==> flow/design.v <==
module Bars (
    input logic clk,    
    input logic rst,        
	input logic incr,
    input logic decr,
    input logic mvUp,
    input logic mvDown,
    output logic hsync,      
    output logic vsync,      
    output logic [3:0] red,
	output logic [3:0] green,
	output logic [3:0] blue
    );
logic pxlClk;
logic [10:0] hcount;
logic [9:0] vcount;
logic [9:0] Pos1;  
logic [9:0] Pos2;  
logic [9:0] Pos3;  
logic [1:0] det_mvUp;  
logic pos_mvUp;
logic [1:0] det_mvDown;  
logic  pos_mvDown;
logic [1:0] det_incr;  
logic pos_incr;
logic [1:0] det_decr;  
logic pos_decr;
always_ff @(posedge clk) begin
    if (rst)
        pxlClk <= 1'b1;
    else
        pxlClk <= ~pxlClk;
end
always_ff @(posedge clk) begin
    if (rst) begin
         hcount <= 0;
        vcount <= 0;
    end
    else begin
        if (pxlClk) begin
             if (hcount == 1039) begin
                hcount <= 0;
                if (vcount == 665)
                    vcount <= 0;
                else
                    vcount <= vcount + 1'b1;
            end
            else
                hcount <= hcount + 1'b1;
            if (vcount >= 637 && vcount < 643)
                vsync <= 1'b0;
            else
                vsync <= 1'b1;
            if (hcount >= 856 && hcount < 976)
                hsync <= 1'b0;
            else
                hsync <= 1'b1;
        end
    end
end
typedef enum logic[2:0] {Position1=3'b001, Position2=3'b010, Position3=3'b100} vga_state;
vga_state state;
always_ff @(posedge clk) begin 
 if (rst) begin 
    Pos1<=270;
	Pos2<=270;
	Pos3<=270;
	state<=Position1;
	red <= 4'b0000;
    green <= 4'b0000;
    blue <= 4'b0000;
    end
	else begin
    case (state)
	Position1: begin
	if(pos_Down) state<=Position2;
	 if (vcount > 80 && vcount <120 && hcount > 130 && hcount < 170) begin 
	  red <=4'b1111;
	  green<=4'b1111;
	  blue<=4'b0000;
	 end
	 if(pos_incr && Pos1 < 750) begin
	 Pos1<=Pos1+32;
	 end
	 else if(pos_decr && Pos1 > 270) begin
	 Pos1<=Pos1-32;
	 end
	end
	Position2: begin
	if(pos_Down) state<=Position3;
	 else if (pos_mvUp) state<=Position1;
	 if (vcount > 280 && vcount < 320 && hcount > 130 && hcount < 170) begin
	  red <=4'b1111;
	  green<=4'b1111;
	  blue<=4'b0000;
	 end
	 if(pos_incr && Pos2 < 750) begin
	 Pos2<=Pos2+32;
	 end
	 else if(pos_decr && Pos2 > 270) begin
	 Pos2<=Pos2-32;
	 end
	end
	Position3: begin 
	if(pos_mvUp) state<=Position1;
	 if(vcount > 480 && vcount < 520 && hcount >130 & hcount < 170) begin 
	  red <=4'b1111;
	  green<=4'b1111;
	  blue<=4'b0000;
	 end
	 if(pos_incr && Pos3 < 750) begin
	 Pos3<=Pos3+32;
	 end
	 else if(pos_decr && Pos3 > 270) begin
	 Pos3<=Pos3-32;
	 end
	end
	endcase
	end
        if (pxlClk) begin
            if (hcount > 250 && hcount < Pos1 && vcount > 50 &&vcount < 150) begin
                red <= 4'b1000;
                green <= 4'b0000;
                blue <= 4'b0000;
            end
            else if (hcount > 250 && hcount < Pos2 && vcount > 250 && vcount < 350) begin
                red <= 4'b0000;
                green <= 4'b1000;
                blue <= 4'b0000;
            end
            else if (hcount > 250 && hcount < Pos3 && vcount > 450 && vcount < 550) begin
                red <= 4'b0000;
                green <= 4'b0000;
                blue <= 4'b1000;
            end
			else begin
                red <= 4'b0000;
                green <= 4'b0000;
                blue <= 4'b0000;
           end
end
end
always_ff @(posedge clk) begin
 if (rst) begin
 det_mvUp <= 2'b00;
 end else begin
 det_mvUp[1] <= det_mvUp[0];
 det_mvUp[0] <= mvUp;
 end
end
assign pos_mvUp = det_mvUp[0] & ~det_mvUp[1];
always_ff @(posedge clk) begin
 if (rst) begin
 det_mvDown <= 2'b00;
 end else begin
 det_mvDown[1] <= det_mvDown[0];
 det_mvDown[0] <= mvDown;
 end
end
assign pos_Down = det_mvDown[0] & ~det_mvDown[1];
always_ff @(posedge clk) begin
 if (rst) begin
 det_incr <= 2'b00;
 end else begin
 det_incr[1] <= det_incr[0];
 det_incr[0] <= incr;
 end
end
assign pos_incr = det_incr[0] & ~det_incr[1];
always_ff @(posedge clk) begin
 if (rst) begin
 det_decr <= 2'b00;
 end else begin
 det_decr[1] <= det_decr[0];
 det_decr[0] <= decr;
 end
end
assign pos_decr = det_decr[0] & ~det_decr[1];
endmodule
# == Reports on Bars ==
# The steps from the RTL of Bars to its reports follow in flow order.
# Line numbers count from 1 in the design file above.
# Library cell names are shortened.
# A cell with - has no value.
# design
top_module,Bars
clock_port,clk
library,sky130hd
pvt_corner,tt_025C_1v80

# == Word-level counts ==
# Yosys after proc, flatten, opt, wreduce and memory -nomap, before mapping. Memory bits, and registers merged into a memory's read port (data or address), are not among the register bits. Print and check cells are not counted. Equal cells are merged and count once.
# word_totals
regBits,77
input_bits,6
elab_cells,146
# op_classes
n_cmp,28
reduce_logical,37
eq_ne,9
mux,33
bitwise,11
n_addsub,8
# ops
cell,count
10-bit 2-to-1 mux,7
4-bit 2-to-1 mux,17
10-bit less-than comparator (second input constant),6
10-bit by 9-bit > comparator with 1-bit output (second input constant),6
11-bit by 10-bit less-than comparator with 1-bit output,3
10-bit by 6-bit adder with 10-bit output (second input constant),3
10-bit by 6-bit subtractor with 10-bit output (second input constant),3
1-bit logical AND,25
4-bit case mux with 3-bit select,2
11-bit by 8-bit > comparator with 1-bit output (second input constant),2
10-bit by 9-bit less-than comparator with 1-bit output (second input constant),2
2-bit AND reduction,6
4-bit inequality test (second input constant),3
11-bit by 1-bit adder with 11-bit output (second input constant),1
11-bit by 10-bit >= comparator with 1-bit output (second input constant),1
11-bit by 10-bit less-than comparator with 1-bit output (second input constant),1
11-bit == test (second input constant),1
11-bit by 8-bit less-than comparator with 1-bit output (second input constant),1
11-bit 2-to-1 mux,1
10-bit by 1-bit adder with 10-bit output (second input constant),1
10-bit >= comparator (second input constant),1
10-bit == test (second input constant),1
10-bit by 6-bit > comparator with 1-bit output (second input constant),1
10-bit by 7-bit > comparator with 1-bit output (second input constant),1
10-bit by 7-bit less-than comparator with 1-bit output (second input constant),1
10-bit by 8-bit > comparator with 1-bit output (second input constant),1
10-bit by 8-bit less-than comparator with 1-bit output (second input constant),1
3-bit case mux with 3-bit select,1
# Not listed: further kinds 12, cells in them 26.

# == Logic depth ==
# Longest topological path by Yosys (ltp), each cell counted once; first at word level (registers and memories cut), then after technology mapping (sequential cells cut; the memories' decode and read muxes count).
# depth
depth_word,8
abc_area,0
ltp_mapped,9
depth_no_buf,9

# == Netlist ==
# The flow's flattened synthesis, as Yosys stat reports it; memories are mapped. The netlist is that of the ABC_AREA named above (0 if unset); the other value can give another one.
# mapped
seqArea_um2,1141.1
ff_cells,54
cell_count,419
area_um2,3543.4
# by_type
type,count,type_area_um2
dfxtp_1,48,960.922
ha_1,30,375.36
edfxtp_1,6,180.173
nor2_1,45,168.912
a21oi_1,29,145.139
xnor2_1,14,122.618
inv_1,29,108.854
xor2_1,12,105.101
nand2_1,26,97.594
nor2b_1,15,93.84
nand4_1,13,81.328
o21ai_0,16,80.077
buf_4,9,67.565
fa_1,3,60.058
clkbuf_8,4,55.053
a211oi_1,7,52.55
nand3_1,10,50.048
a21o_1,6,45.043
# Not listed: further types 40, cells in them 97.

# == Worst setup path after synthesis ==
# OpenSTA on the mapped netlist: ideal clock, no wires. The path of least setup slack (recovery checks aside). Input and output delay are each 20% of the period. Register names are those of the netlist, which keeps one name where synthesis merged equal registers.
# synth_path
path_type,reg-to-reg
from,register hcount[7]
to,register blue[3]
path_slack_ps,1016
t_arrival_ps,1783
path_delay_ps,2144
t_required_ps,2799
setup_time_ps,361
t_first_pin_ps,0
period_ps,3160
path_buffers,1
driving_pins,6
synth_period_reached_ps,2144
# "path_delay_ps" = arrival - input delay + setup time.
# "driving_pins": output pins that drive a net of the path, with the launching flip-flop's if there is one; two outputs of one cell count as two.
# "synth_period_reached_ps" = period - worst setup slack (recovery checks aside). The figure is calculated, with input and output delays left at 20% of the set period.
# The rows between start and end are the longest chain of elaborated cells between them; the timing report does not say that the signal goes this way. Where chains are equally long, one stands for them.
# Each line given opens the expression or statement behind the cell; cells for indexed reads and writes are added by Yosys, which also makes memories of some case tables.
# A register here has more assigning lines than the two given.
# The path ends at the enable pin of a flip-flop; only ways to that pin are counted.
# synth_between
path_cell_list,dfxtp_1 > clkbuf_8 > or4b_2 > nor3_1 > nand4_1 > o21ai_0
elab_chain_len,5
# synth_lines
element,line,rtl
"start, declared",15,logic [10:0] hcount;
"start, assigned",36,hcount <= 0;
"start, assigned",49,hcount <= hcount + 1'b1;
11-bit by 8-bit > comparator with 1-bit output,106,if(vcount > 480 && vcount < 520 && hcount >130 & hcount < 170) begin
1-bit bitwise AND,106,
1-bit logical AND,106,
4-bit inequality test,-,
4-bit AND reduction,-,
"end, assigned",95,blue<=4'b0000;
"end, assigned",109,blue<=4'b0000;
"end, declared",12,output logic [3:0] blue

# == Worst path after layout ==
# Path of least setup slack in the final report of run 2 (OpenROAD, finished layout, wires in). Where an end is a register, its clock arrival counts in the times.
# The path's times are printed in steps of 10 ps; the period is the one set.
# layout_path
path_type,reg-to-reg
from,register det_incr[0]
to,register Pos2[9]
period_ps,2470
path_slack_ps,160
driving_pins,9
t_first_pin_ps,310
setup_time_ps,100
t_arrival_ps,2520
t_required_ps,2690
path_buffers,0
# The rows between start and end are the longest chain of elaborated cells between them; the timing report does not say that the signal goes this way. Where chains are equally long, one stands for them.
# A register here has more assigning lines than the two given.
# layout_between
path_cell_list,dfxtp_1 > nor2b_2 > nand3_1 > ha_1 > nor2b_1 > o21a_1 > or3_1 > a21oi_1 > mux2_2
elab_chain_len,4
# layout_lines
element,line,rtl
"start, declared",24,logic [1:0] det_incr;
"start, assigned",163,det_incr <= 2'b00;
"start, assigned",166,det_incr[0] <= incr;
1-bit bitwise AND,169,assign pos_incr = det_incr[0] & ~det_incr[1];
1-bit logical AND,97,if(pos_incr && Pos2 < 750) begin
2-bit nonzero test,-,
2-bit AND reduction,-,
"end, assigned",98,Pos2<=Pos2+32;
"end, assigned",101,Pos2<=Pos2-32;
"end, declared",18,logic [9:0] Pos2;

# Bars through Yosys and OpenROAD on sky130hd: 2 stored runs, unordered, with their settings and measured results. The constraints put input and output delay at 20% of the set period each and load the outputs with 0.01 pF.
# "period_reached_ps" is the run's clock period less its worst setup slack. It is reckoned from that one timing run; input and output delays stay at 20% of the period that was set.
# "timing.worst_path_ps" means the part of the period allowed to the worst setup path (the constraints hold back 20% at inputs and 20% at outputs) less its slack; where the path has registers, the arrival times of their clocks count too.
# "design_power_w": no workload was simulated; the value follows from the tool's default switching activity.
# "timing.worst_path_ps" is known to 10 ps.
# Settings: - = not set for that run.
# Among the results, - means that no value is shown for the run.
run name,period_ns,CORE_UTILIZATION,PLACE_DENSITY_LB_ADDON,CELL_PAD_IN_SITES_DETAIL_PLACEMENT,GPL_TIMING_DRIVEN,SLEW_MARGIN,MIN_ROUTING_LAYER,MAX_ROUTING_LAYER,CAP_MARGIN,CORE_MARGIN,final_util_pct,timing.setup.ws_ps,finish.stdcell_area_um2,final_hold_ws_ps,die_footprint_um2,timing.worst_path_ps,critical_path_type,design_power_w,period_reached_ps,final_setup_tns_ps,synthesis_area_um2
run 1,4.37,62,0.28,2,0,20,met1,met5,20,2,-,-,-,-,-,-,-,-,-,-,-
run 2,2.47,70,-,-,-,20,-,-,20,2,78.2,164,3768.6,474,5646.8,2310,reg-to-reg,0.001755,2306,0,3543.4
# Run 1: did not finish, placement stopped with DPL-0033
